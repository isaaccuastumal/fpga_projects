==> flow/design.v <==
module Blinky_led 
#(
	parameter clock_freq = 50_000_000, 
	parameter led_freq = 2,
	parameter bus_width = 4
)
(
	input clk,
	input rst_n,
	output [bus_width-1: 0] o_led
);
	function integer clogb2 (input [31:0] value);
		integer i;
		begin 
			clogb2 = 0;
			for (i=0; 2**i<value; i=i+1) begin 
				clogb2 = i +1;
			end 
		end 	
	endfunction 	
	localparam freq_ratio = (clock_freq + led_freq - 1)/ led_freq; 
	localparam cnt_width = clogb2(freq_ratio);
	localparam cnt_max = (freq_ratio >>1) - 1; 
	reg [cnt_width -1: 0] counter;
	reg [bus_width - 1: 0] LED;
	wire counter_max;
	assign counter_max = (counter == cnt_max);
	always @(posedge clk or negedge rst_n) begin 
		if (!rst_n)
			counter <=0;
		else if (counter_max)
			counter <=0;
		else 
			counter <= counter + 1'b1;
	end 
	always @(posedge clk or negedge rst_n) begin 
		if (!rst_n)
			LED <= 0;
		else if (counter_max)
			LED <= ~LED;
	end 
	assign o_led = LED;
endmodule 	
# Step by step through the tools: Blinky_led
# Tool output for the design above, in the order of the flow.
# Line numbers count from 1 in the design file above.
inputs:
  top_module: "Blinky_led"
  clk_port: "clk"
  library: "sky130hd"
  pvt_corner: "tt_025C_1v80"

# Word-level counts
# Counts by Yosys on the flattened word-level netlist (proc, flatten, opt, wreduce; memories kept). Register bits leave out memories and registers merged into their read ports (data or address); mux counts leave out enables and synchronous resets folded into registers. Print and check cells are left out. Cells with the same type and inputs are merged into one.
word_totals:
  input_bits: 2
  out_inout_bits: 4
  ff_bits: 29
classes:
  n_eq: 1
  addsub: 1
  bitwise: 1
  muxes: 1
op_table:
  columns: ["operator", "n"]
  rows:
  - ["25-bit by 1-bit adder with 25-bit output (second input constant)", 1]
  - ["25-bit by 24-bit == test with 1-bit output (second input constant)", 1]
  - ["25-bit two-way mux", 1]
  - ["4-bit inverter", 1]

# Logic depth
# Depth = most cells in a row (Yosys ltp): at word level without a register or memory, in the mapped netlist without a sequential cell, where the memories' decode and read muxes count.
logic_depth:
  depth_word: 2
  abc_area: 0
  ltp_mapped: 6
  depth_no_buf: 5

# Synthesis result
# The flow's flattened synthesis, as Yosys stat reports it; memories are mapped. The netlist is that of the ABC_AREA named above (0 if unset); the other value can give another one.
# Totals and module areas in this step are rounded.
mapped:
  seq_area_um2: 726
  synth_area_um2: 1400
  stdcells: 130
  ff_cells: 29
by_type:
  columns: ["type", "n"]
  rows:
  - ["sky130_fd_sc_hd__dfrtp_1", 29]
  - ["sky130_fd_sc_hd__xor2_1", 11]
  - ["sky130_fd_sc_hd__xnor2_1", 10]
  - ["sky130_fd_sc_hd__nand3_1", 9]
  - ["sky130_fd_sc_hd__nor2_1", 10]
  - ["sky130_fd_sc_hd__nand2_1", 9]
  - ["sky130_fd_sc_hd__or4_4", 3]
  - ["sky130_fd_sc_hd__nor3_1", 6]
  - ["sky130_fd_sc_hd__o31ai_1", 4]
  - ["sky130_fd_sc_hd__nand4_1", 4]
  - ["sky130_fd_sc_hd__nand4_2", 2]
  - ["sky130_fd_sc_hd__nor4_1", 4]
  - ["sky130_fd_sc_hd__nor4_4", 1]
  - ["sky130_fd_sc_hd__inv_1", 5]
  - ["sky130_fd_sc_hd__a21oi_2", 2]
  - ["sky130_fd_sc_hd__and4_1", 2]
  - ["sky130_fd_sc_hd__nor4b_1", 2]
  - ["sky130_fd_sc_hd__a21oi_1", 3]
# Not listed: further types 11, cells in them 14.

# Path before layout
# OpenSTA on the mapped netlist: ideal clock, no wires. The path of least setup slack (recovery checks aside). Input and output delay are each 20% of the period. Register names are those of the netlist, which keeps one name where synthesis merged equal registers.
synth_path:
  path_kind: "reg2reg"
  start: "register counter[7]"
  end: "register counter[10]"
  delay_ns: 1.867
  path_slack_ns: -0.117
  setup_ns: 0.123
  arrival_time_ns: 1.744
  required_time_ns: 1.627
  driving_pins: 6
  n_path_buf: 1
  tclk_ns: 1.75
  synth_period_reached_ns: 1.867
# "delay_ns" is the arrival time less input delay plus setup time.
# "driving_pins" counts driving pins, that of a launching flip-flop among them; a cell with two outputs on the path counts twice.
# "synth_period_reached_ns" = period - worst setup slack (recovery checks aside). The figure is calculated, with input and output delays left at 20% of the set period.
# Between the ends stands the longest chain of elaborated cells between them, by number of cells; it is not shown to be the way that was timed. Of several equally long chains one is given.
# A line is the first line of the expression or statement that the cell stems from. Yosys adds cells for indexed reads and writes and turns some case tables into memories.
# At most two assigning lines are given for a register; there are more.
synth_between:
  cell_sequence: "sky130_fd_sc_hd__dfrtp_1 sky130_fd_sc_hd__nor4b_1 sky130_fd_sc_hd__nand3_1 sky130_fd_sc_hd__nor4_4 sky130_fd_sc_hd__buf_2 sky130_fd_sc_hd__nor2_1"
  elab_chain_cells: 2
  cells_between: 3
  cone_lines: 3
  cone_classes: "1 x add/sub; 1 x eq/ne; 1 x mux"
synth_lines:
  columns: ["item", "line", "rtl"]
  rows:
  - ["start: declaration", 24, "reg [cnt_width -1: 0] counter;"]
  - ["start: assignment", 30, "counter <=0;"]
  - ["start: assignment", 34, "counter <= counter + 1'b1;"]
  - ["25-bit by 1-bit adder with 25-bit output", 34, null]
  - ["25-bit two-way mux", 31, "else if (counter_max)"]
  - ["end: assignment", 30, null]
  - ["end: assignment", 34, null]
  - ["end: declaration", 24, null]

# Worst path after layout
# Path of least setup slack in the final report of flow run A (OpenROAD, finished layout, wires in). Where an end is a register, its clock arrival counts in the times.
layout_path:
  path_kind: "reg2reg"
  start: "register counter[8]"
  end: "register LED[2]"
  arrival_time_ns: 2.11
  setup_ns: 0.08
  required_time_ns: 1.94
  path_slack_ns: -0.17
  n_path_buf: 3
  tclk_ns: 1.7
  driving_pins: 8
# Between the ends stands the longest chain of elaborated cells between them, by number of cells; it is not shown to be the way that was timed. Of several equally long chains one is given.
# At most two assigning lines are given for a register; there are more.
layout_between:
  cell_sequence: "sky130_fd_sc_hd__dfrtp_1 sky130_fd_sc_hd__buf_6 sky130_fd_sc_hd__nor4b_4 sky130_fd_sc_hd__nand3_2 sky130_fd_sc_hd__nor4_4 sky130_fd_sc_hd__buf_4 sky130_fd_sc_hd__buf_12 sky130_fd_sc_hd__xor2_1"
  elab_chain_cells: 1
  cells_between: 1
  cone_lines: 1
  cone_classes: "1 x eq/ne"
layout_lines:
  columns: ["item", "line", "rtl"]
  rows:
  - ["start: declaration", 24, "reg [cnt_width -1: 0] counter;"]
  - ["start: assignment", 30, "counter <=0;"]
  - ["start: assignment", 34, "counter <= counter + 1'b1;"]
  - ["25-bit by 24-bit == test with 1-bit output", 27, "assign counter_max = (counter == cnt_max);"]
  - ["end: assignment", 38, "LED <= 0;"]
  - ["end: assignment", 40, "LED <= ~LED;"]
  - ["end: declaration", 25, "reg [bus_width - 1: 0] LED;"]

Add stored flow runs of Blinky_led

Measured data: module Blinky_led, platform sky130hd, 2 stored runs of the flow under differing settings, order arbitrary. Input and output delays are each 20% of the period that was set; the output load is 0.01 pF.
"period_reached_ns": clock period set for the run, less the worst setup slack. It is reckoned from that one timing run; input and output delays stay at 20% of the period that was set.
By "worst_setup_path_time_ns" is meant the share of the clock period that the worst setup path is allowed (20% is reserved at inputs, 20% at outputs), minus its slack. Clock arrival times at its registers enter into it.
"power.total_mw" is the tool's figure for a default switching activity; nothing was simulated.
The measured numbers are rounded.

--- flow run A ---
==> flow/run.sh <==
#!/bin/bash
# the make line also repeats the synthesis and layout settings of config.mk as NAME=value (left out here)
make -C /OpenROAD-flow-scripts/flow DESIGN_CONFIG=/design/flow/config.mk WORK_HOME=/design/flow/orfs CLKGATE_MAP_FILE= finish
==> flow/config.mk <==
export PLATFORM = sky130hd
export DESIGN_NAME = Blinky_led
export DESIGN_NICKNAME = Blinky_led
export VERILOG_FILES = /design/flow/design.v
export SDC_FILE = /design/flow/constraint.sdc
export NUM_CORES = 4
export LEC_CHECK = 0
export CAP_MARGIN = 20
export CORE_ASPECT_RATIO = 1.27
export CORE_MARGIN = 2
export CORE_UTILIZATION = 56
export CTS_CLUSTER_DIAMETER = 376
export PLACE_DENSITY_LB_ADDON = 0.28
export SLEW_MARGIN = 20
export TNS_END_PERCENT = 75
==> flow/constraint.sdc <==
create_clock -name core_clock -period 1.7 [get_ports {clk}]
set_input_delay 0.3400 -clock core_clock [delete_from_list [all_inputs] [get_ports {clk}]]
set_output_delay 0.3400 -clock core_clock [all_outputs]
set_load 0.01 [all_outputs]

==> results, as YAML <==
results:
  post_synth_area_um2: 1400
  die_area_um2: 2920
  util_pct: 83.4
  setup_worst_slack_ns: -0.169
  power.total_mw: 1.12
  period_reached_ns: 1.869
  worst_setup_path_time_ns: 1.87
  critical_path_type: "reg2reg"

--- flow run B ---
==> flow/run.sh <==
#!/bin/bash
# the make line also repeats the synthesis and layout settings of config.mk as NAME=value (left out here)
make -C /OpenROAD-flow-scripts/flow DESIGN_CONFIG=/design/flow/config.mk WORK_HOME=/design/flow/orfs CLKGATE_MAP_FILE= finish
==> flow/config.mk <==
export PLATFORM = sky130hd
export DESIGN_NAME = Blinky_led
export DESIGN_NICKNAME = Blinky_led
export VERILOG_FILES = /design/flow/design.v
export SDC_FILE = /design/flow/constraint.sdc
export NUM_CORES = 4
export LEC_CHECK = 0
export CAP_MARGIN = 20
export CORE_MARGIN = 2
export CORE_UTILIZATION = 40
export SLEW_MARGIN = 20
==> flow/constraint.sdc <==
create_clock -name core_clock -period 2.12 [get_ports {clk}]
set_input_delay 0.4240 -clock core_clock [delete_from_list [all_inputs] [get_ports {clk}]]
set_output_delay 0.4240 -clock core_clock [all_outputs]
set_load 0.01 [all_outputs]

==> results, as YAML <==
results:
  post_synth_area_um2: 1400
  die_area_um2: 4000
  util_pct: 46.9
  setup_worst_slack_ns: 0.190
  power.total_mw: 0.948
  period_reached_ns: 1.930
  worst_setup_path_time_ns: 1.93
  critical_path_type: "reg2reg"
